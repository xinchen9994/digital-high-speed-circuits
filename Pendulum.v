==> flow/design.v <==
module Pendulum(
  input clk,
  input reset,
  input [9:0] Position,
  input[1:0] State,
  output Drive,
  output Load,
  output Drive_Led,
  output Load_Led
    );
    reg Drive_R;
    reg Load_R;
    reg Drive_Led_R;
    reg Load_Led_R;
    assign Drive = Drive_R;
    assign Load = Load_R;
    assign Drive_Led = Drive_Led_R;
    assign Load_Led = Load_Led_R;
    reg signed [10:0] Direction;
    reg[9:0] Last_P;
    localparam Braking =2'b00;
    localparam Short =2'b01;
    localparam Open = 2'b10;
    localparam Driving =  2'b11;
    always@(posedge clk or posedge reset ) begin
     if(reset) begin
      Last_P <= 0;
      end
      else if (Position!=Last_P) begin
      Direction <= Position - Last_P;
      Last_P <= Position;
      end
    end
    always@* begin
        case(State)
            Braking:begin   
                if (Position >= 512 && Position <= 612 && Direction[10]) begin    
                    Drive_R = 0;
                    Load_R = 0;
                    Drive_Led_R = 1;
                    Load_Led_R = 0; 
                end    
                else begin   
                    Drive_R = 1;
                    Load_R = 0;
                    Drive_Led_R = 0;
                    Load_Led_R = 0;  
                end          
             end
            Short:begin  
                Drive_R = 0;
                Load_R = 1;
                Drive_Led_R = 0;
                Load_Led_R = 1;
            end   
            Open:begin    
                Drive_R = 0; 
                Load_R = 0;
                Drive_Led_R = 0;
                Load_Led_R = 0;
            end
            Driving:begin
               if (Position < 512 && Position >= 412 && Direction[10]) begin    
                       Drive_R = 0;
                       Load_R = 0;
                       Drive_Led_R = 1;
                       Load_Led_R = 0; 
                end
                else begin   
                     Drive_R = 1;
                     Load_R = 0;
                     Drive_Led_R = 0;
                     Load_Led_R = 0;  
                 end   
            end  
            endcase
     end          
endmodule
* Step by step through the tools: Pendulum
What the tools print for Pendulum, step after step.
Lines are those of the file above, counted from 1.
Operators: Yosys type, input widths -> output width; for muxes data width and select width s.
Cell names lack the library's common part.
The mark -- stands for no value.
- Design top :: Pendulum
- Clock :: clk
- Standard-cell library :: sky130hd
- Library corner :: tt_025C_1v80

* After elaboration
Yosys after proc, flatten, opt, wreduce and memory -nomap, before mapping. Enables and synchronous resets that opt folds into registers are not counted as muxes. Memory bits, and registers merged into a memory's read port (data or address), are not among the register bits. Print and check cells are not counted. Equal cells are merged and count once.
- Input port bits :: 14
- Word-level cells :: 27
- Output and inout bits :: 4
- Flip-flop bits (word level) :: 21
- $add $sub $neg :: 1
- Multiplexer cells :: 7
- Bitwise logic cells :: 1
- Eq/ne operators :: 4
- Reduce/logical cells :: 8
- $lt $le $gt $ge :: 4
** Operators with widths (count)
- $sub 10x10->11 :: 1
- $ge 10x10->1 const B :: 1
- $le 10x10->1 const B :: 1
- $lt 10x10->1 const B :: 1
- $ne 10x10->1 :: 1
- $ge 10x9->1 const B :: 1
- $pmux 1 s3 :: 2
- $logic_and 1x1->1 :: 4
- $eq 2x2->1 const B :: 2
- $mux 1 :: 4
- $reduce_or 3->1 :: 1
- $eq 2x1->1 const B :: 1
- $logic_not 2->1 :: 1
- $reduce_and 2->1 :: 1
- $reduce_or 2->1 :: 1
- $pmux 1 s2 :: 1
- $not 1->1 :: 1

* Longest topological paths
Depth = most cells in a row (Yosys ltp): at word level without a register or memory, in the mapped netlist without a sequential cell, where the memories' decode and read muxes count.
- Depth in word-level cells :: 5
- ABC_AREA :: 1
- Depth in mapped cells :: 9
- Depth with buffers taken out :: 9

* Mapped cells and area
Yosys stat after the flow's synthesis: flattened, memories mapped to cells. It holds for the ABC_AREA given above (unset counts as 0); a run with the other value may have another netlist.
The area totals of this step are shown rounded.
** Cells by type (count)
- dfrtp_1 :: 10
- nand2_1 :: 36
- ha_1 :: 10
- o21ai_2 :: 10
- inv_1 :: 20
- edfxtp_1 :: 1
- nor2_1 :: 7
- buf_6 :: 2
- nand3b_4 :: 1
- a21oi_1 :: 3
- nand3_1 :: 3
- nor2_4 :: 1
- a21o_1 :: 1
- buf_4 :: 1
- nor3b_1 :: 1
- nand2_2 :: 1
- nor2_2 :: 1
- nor3_1 :: 1
- o21ai_0 :: 1
- Buffers :: 3
- Flip-flop cells :: 11
- Cell count :: 111
- Mapped area :: 860 um^2

* Timing after synthesis
OpenSTA on the mapped netlist: ideal clock, no wires. The path of least setup slack (recovery checks aside). Input and output delay are each 20% of the period. Register names are those of the netlist, which keeps one name where synthesis merged equal registers.
- Path kind :: input to register
- Start :: input Position[5]
- End :: register Direction[10]
- Buffers on the path :: 1
- Data required time :: 1962 ps
- Path delay :: 1082 ps
- Slack :: 679 ps
- Stages :: 7
- Period :: 2200 ps
- Input delay :: 440 ps
- Arrival :: 1284 ps
- Synthesis period reached :: 1521 ps
"path delay" is the arrival time less input delay plus setup time.
"stages" counts driving pins, that of a launching flip-flop among them; a cell with two outputs on the path counts twice.
"synthesis period reached" = period - worst setup slack (recovery checks aside). The figure is calculated, with input and output delays left at 20% of the set period.
Between the ends stands the longest chain of elaborated cells between them, by number of cells; it is not shown to be the way that was timed. Of several equally long chains one is given.
A line is the first line of the expression or statement that the cell stems from. Yosys adds cells for indexed reads and writes and turns some case tables into memories.
Only ways into the end's enable, where the timed path ends, are counted here.
- Cell sequence :: ha_1 -> nand2_1 -> nor2_2 -> nand3b_4 -> buf_6 -> nand2_1 -> inv_1
- Length of the longest elaborated chain :: 2
** Ends and longest elaborated chain, post-synthesis
- start: declaration :: line 4 : input [9:0] Position,
- $ne 10x10->1 :: line 29 : else if (Position!=Last_P) begin
- $reduce_and 2->1
- end: assignment :: line 30 : Direction <= Position - Last_P;
- end: declaration :: line 19 : reg signed [10:0] Direction;

* Worst path after layout
From the final timing report of flow run 1: the path of least setup slack in the routed layout; clock arrival at registers is part of the times.
The path's times are printed in steps of 10 ps; the period is the one set.
- Path kind :: input to register
- Start :: input Position[8]
- End :: register Last_P[4]
- Arrival :: 1600 ps
- Data required time :: 1620 ps
- Period :: 1480 ps
- Buffers on the path :: 3
- Slack :: 20 ps
- Stages :: 9
- Input delay :: 300 ps
Between the ends stands the longest chain of elaborated cells between them, by number of cells; it is not shown to be the way that was timed. Of several equally long chains one is given.
- Cell sequence :: clkdlybuf4s15_1 -> buf_4 -> ha_4 -> nand2_2 -> nor2_4 -> nand3b_4 -> buf_12 -> nand2_1 -> o21ai_2
- Length of the longest elaborated chain :: 1
** Ends and longest elaborated chain, after layout
- start: declaration :: line 4 : input [9:0] Position,
- $ne 10x10->1 :: line 29 : else if (Position!=Last_P) begin
- end: assignment :: line 27 : Last_P <= 0;
- end: assignment :: line 31 : Last_P <= Position;
- end: declaration :: line 20 : reg[9:0] Last_P;

--- measured runs ---
Module Pendulum, platform sky130hd: 2 stored runs of the flow (Yosys, OpenROAD) with differing settings, in no particular order. Input and output delays are each 20% of the period that was set; the output load is 0.01 pF.
"period reached": clock period set for the run, less the worst setup slack. It is reckoned from that one timing run; input and output delays stay at 20% of the period that was set.
"worst path time": the worst setup path's part of the clock period (all of it between registers, 20% less for each end at a port) less its slack. A launch clock that arrives late makes it longer, a capture clock that arrives late makes it shorter.
"power consumption": no workload was simulated; the value follows from the tool's default switching activity.
"worst path time" is given in steps of 10 ps.
Measured values are rounded.

** Flow run 1
- Settings :: period_ns=1.48; CORE_UTILIZATION=24; SETUP_SLACK_MARGIN=0.02; PLACE_DENSITY_LB_ADDON=0.19; CORE_ASPECT_RATIO=0.91; CORE_MARGIN=3; TNS_END_PERCENT=70; ABC_AREA=1; GPL_ROUTABILITY_DRIVEN=0; CTS_CLUSTER_SIZE=84; CTS_CLUSTER_DIAMETER=58; CAP_MARGIN=40; SLEW_MARGIN=40; MAX_ROUTING_LAYER=met4
- Power consumption :: 0.88 mW
- Period reached :: 1458 ps
- Total die area :: 4300 um^2
- Setup slack of the worst path :: 22 ps
- Standard-cell area after layout :: 1400 um^2
- Worst path time :: 1160 ps
- Class of the worst setup path :: input to register
- Chip area after synthesis (Yosys) :: 860 um^2

** Flow run 2
- Settings :: period_ns=2.01; CAP_MARGIN=20; CORE_MARGIN=2; CORE_UTILIZATION=40; SLEW_MARGIN=20
- Power consumption :: 0.55 mW
- Period reached :: 1937 ps
- Total die area :: 2300 um^2
- Setup slack of the worst path :: 73 ps
- Standard-cell area after layout :: 1200 um^2
- Worst path time :: 1530 ps
- Class of the worst setup path :: input to register
- Chip area after synthesis (Yosys) :: 790 um^2
--- end ---
