==> flow/design.v <==
module State_read(
input reset,
input clk,
input pwm,
output[1:0] State
    );
    reg [9:0] Current_counter;
    reg [9:0] Next_counter;
      reg [9:0] Current_P;
      reg [9:0] Next_P;
    reg Current_state;
    reg  Next_state;
    parameter Wait_read = 1'b0;
    parameter Read = 1'b1;
	reg[10:0] Current_zero_dec;
     reg[10:0] Next_zero_dec;
      reg [1:0] State_R;
     always@(posedge clk or posedge reset)begin
        if(reset) begin
           Current_counter<= 10'd0;
            Current_P <= 10'd0;
            Current_state <= Wait_read;
            Current_zero_dec <= 0; 
          end
        else begin
            Current_P <= Next_P;
               Current_state <= Next_state;  
               Current_zero_dec <= Next_zero_dec ;
               Current_counter<= Next_counter; 
        end
        end
         always@ * begin
           Next_P =  Current_P;
           Next_state =  Current_state;  
           Next_zero_dec =  Current_zero_dec ;
           Next_counter =  Current_counter; 
         case(Current_state)
            Wait_read: begin
                Next_counter = 0; 
                if(pwm == 1) begin
                Next_state = Read;
                Next_counter = 1; 
			    Next_zero_dec = 0;
            end
            else if (Current_zero_dec == 1023) begin
                Next_zero_dec = 0;
                Next_state = Wait_read;
                Next_P = 0;
            end    
            else begin
                Next_state = Wait_read;
                Next_zero_dec = Current_zero_dec + 11'd1; 
            end    
        end
            Read: begin
                 if(pwm == 0) begin            
                 Next_state = Wait_read;
                 Next_P = Current_counter;
              end
                else if (Current_counter == 1023) begin
                Next_state = Wait_read;
                 Next_P = Current_counter;
                end
                 else begin
                 Next_state = Read;
                 Next_counter = Current_counter + 10'd1;
              end
           end      
        endcase
     end   
      always@ * begin     
            if(Current_P <= 307 ) begin
                State_R = 2'b00;
            end
            else if(Current_P <= 409 ) begin   
                State_R = 2'b01;
            end
            else if(Current_P <= 512 ) begin   
               State_R = 2'b10;
            end
            else begin         
                State_R = 2'b11; 
            end
        end
      assign State  = State_R;  
endmodule
Reports on State_read
Tool output for the design above, in the order of the flow.
Lines are those of the file above, counted from 1.
Operators carry their Yosys type and port widths (W data, S select, Z words).
Cell names lack the library's common part.
The mark - stands for no value.

inputs
  design top = State_read
  clock = clk
  cell library = sky130hd
  corner = tt_025C_1v80

After elaboration
Source: Yosys, flattened and elaborated, memories not mapped. Widths are those after wreduce. Registers that Yosys merges into a memory's read port (data or address) are not register bits. Print and check cells do not count.

storage and ports
  memory cells = 0
  input port bits = 3
  clocked read ports x word width = 0
  output and inout port bits = 2
  RAM bits = 0
  latch bits = 0
  memory bits (read-only) = 0
  flip-flop bits (word level) = 32
  elaborated cells = 38

operators by class
  reduce/logical cells = 2
  eq/ne operators = 7
  shift operators = 0
  $add $sub $neg = 2
  bitwise logic cells = 1
  mux-type cells = 19
  $mul = 0
  divide/modulo/power cells = 0
  $lt $le $gt $ge = 3

operators by type and width
  kind                     count
  $mux W10                 6
  $pmux W10 S2             2
  $mux W11                 3
  $le A10 B9 Y1 const B    2
  $add A11 B1 Y11 const B  1
  $eq A11 B10 Y1 const B   1
  $add A10 B1 Y10 const B  1
  $le A10 B10 Y1 const B   1
  $eq A10 B10 Y1 const B   1
  $ne A2 B2 Y1 const B     4
  $mux W1                  5
  $mux W2                  2
  $ne A3 B2 Y1 const B     1
  $reduce_and A3 Y1        1
  $reduce_and A2 Y1        1
  $pmux W1 S2              1
  $not A1 Y1               1

Longest topological paths
Longest topological path by Yosys (ltp), each cell counted once; first at word level (registers and memories cut), then after technology mapping (sequential cells cut; the memories' decode and read muxes count).

logic depth
  depth after elaboration = 4
  ABC_AREA = 0
  mapped depth = 6
  gate-level depth less buffers = 5

Mapped cells and area
The flow's flattened synthesis, as Yosys stat reports it; memories are mapped. The netlist is that of the ABC_AREA named above (0 if unset); the other value can give another one.

mapped netlist
  cell count = 180
  buffers = 6
  mapped flip-flops = 32
  sequential part of the area = 800.8 µm²
  mapped area = 1705.4 µm²

cells by type
  cell type  count  total area (µm²)
  dfrtp_1    32     800.768
  nand2_1    28     105.101
  o31ai_1    11     82.579
  o21ai_0    14     70.067
  o41ai_4    2      55.053
  inv_1      13     48.797
  nor2_1     11     41.29
  and3_1     5      31.28
  nand3_1    6      30.029
  nor3_1     6      30.029
  ha_1       2      25.024
  o211ai_1   3      22.522
  nor4_4     1      21.27
  mux2i_1    2      20.019
  nand2b_1   3      18.768
  nand4_1    3      18.768
  and4_1     2      17.517
  o41ai_1    2      17.517

Other cell types: 26; their cells: 34.

Worst setup path after synthesis
Path of least setup slack by OpenSTA after synthesis, without wires, with an ideal clock, recovery checks aside; 20% of the period is set as input and as output delay. Where synthesis merged equal registers, the netlist keeps one of their names.

path after synthesis
  kind = reg2reg
  start = register Current_zero_dec[0]
  end = register Current_zero_dec[3]
  period = 2050 ps
  data arrival time = 1443 ps
  setup time = 121 ps
  path buffers = 0
  path slack = 486 ps
  delay of the path = 1564 ps
  launch time at the first pin = 0 ps
  required time = 1929 ps
  driving pins on the path = 6
  period reached after synthesis = 1564 ps

"delay of the path" = arrival - input delay + setup time.
"driving pins on the path" counts driving pins, that of a launching flip-flop among them; a cell with two outputs on the path counts twice.
"period reached after synthesis" = period - worst setup slack (recovery checks aside). The figure is calculated, with input and output delays left at 20% of the set period.
The rows between start and end are the longest chain of elaborated cells between them; the timing report does not say that the signal goes this way. Where chains are equally long, one stands for them.
Each line given opens the expression or statement behind the cell; cells for indexed reads and writes are added by Yosys, which also makes memories of some case tables.

between the ends, after synthesis
  cell sequence = dfrtp_1 ha_1 nand3_1 o41ai_4 o21ai_1 a22o_1
  cells in the longest elaborated chain = 4
  elaborated cells between the ends (all ways) = 5
  RTL lines with such cells = 4
  classes of those cells = add/sub: 1; eq/ne: 1; mux: 3

RTL lines, path after synthesis
  item             line  source
  from (decl)      15    reg[10:0] Current_zero_dec;
  from (assign)    23    Current_zero_dec <= 0;
  from (assign)    28    Current_zero_dec <= Next_zero_dec ;
  $add A11 B1 Y11  52    Next_zero_dec = Current_zero_dec + 11'd1;
  $mux W11         45    else if (Current_zero_dec == 1023) begin
  $mux W11         40    if(pwm == 1) begin
  $mux W11         37    case(Current_state)
  to (assign)      23
  to (assign)      28
  to (decl)        15

Path in the finished layout
From the final timing report of stored run 2: the path of least setup slack in the routed layout; clock arrival at registers is part of the times.
The report prints the path's times to 10 ps; the period is as set.

path post-layout
  kind = reg2out
  start = register Current_P[8]
  end = output State[0]
  path buffers = 1
  external output delay = 690 ps
  required time = 2740 ps
  period = 3430 ps
  data arrival time = 1980 ps
  path slack = 760 ps
  driving pins on the path = 6
  launch time at the first pin = 290 ps

The rows between start and end are the longest chain of elaborated cells between them; the timing report does not say that the signal goes this way. Where chains are equally long, one stands for them.

between the ends, post-layout
  cell sequence = dfrtp_1 nor4_1 nand2_1 o41ai_1 o21ai_0 clkdlybuf4s50_1
  cells in the longest elaborated chain = 4
  elaborated cells between the ends (all ways) = 6
  RTL lines with such cells = 3
  classes of those cells = compare: 3; mux: 3

RTL lines, path post-layout
  item            line  source
  from (decl)     9     reg [9:0] Current_P;
  from (assign)   21    Current_P <= 10'd0;
  from (assign)   26    Current_P <= Next_P;
  $le A10 B10 Y1  78    else if(Current_P <= 512 ) begin
  $mux W1         78
  $mux W2         75    else if(Current_P <= 409 ) begin
  $mux W2         72    if(Current_P <= 307 ) begin
  to (decl)       5     output[1:0] State

Appendix: measured runs

Design State_read on sky130hd. What follows are 2 stored runs of the flow, each under its own settings; their order means nothing. The constraints put input and output delay at 20% of the set period each and load the outputs with 0.01 pF.
"period reached": clock period set for the run, less the worst setup slack. It is reckoned from that one timing run; input and output delays stay at 20% of the period that was set.
A setting shown as n/a is not set for that run.
Results: n/a = not shown.

setting or result                                        stored run 1  stored run 2
period_ns                                                1.83          3.43
CORE_UTILIZATION                                         67            40
PLACE_DENSITY_LB_ADDON                                   0.04          n/a
CELL_PAD_IN_SITES_GLOBAL_PLACEMENT                       2             n/a
TNS_END_PERCENT                                          45            n/a
ABC_AREA                                                 1             n/a
GPL_TIMING_DRIVEN                                        1             n/a
MIN_ROUTING_LAYER                                        met2          n/a
CAP_MARGIN                                               20            20
CORE_MARGIN                                              2             2
SLEW_MARGIN                                              20            20
cell area after synthesis (µm²)                          n/a           1705.4
final worst hold slack (ps)                              n/a           511
period reached (ps)                                      n/a           2667
area of the standard cells in the finished layout (µm²)  n/a           1876.8
full die area (µm²)                                      n/a           4801.8
summed negative setup slack (ps)                         n/a           0
worst setup slack after layout (ps)                      n/a           763
post-layout utilization (%)                              n/a           46.3

Stored run 1: stopped before the end: placement reported FLW-0024
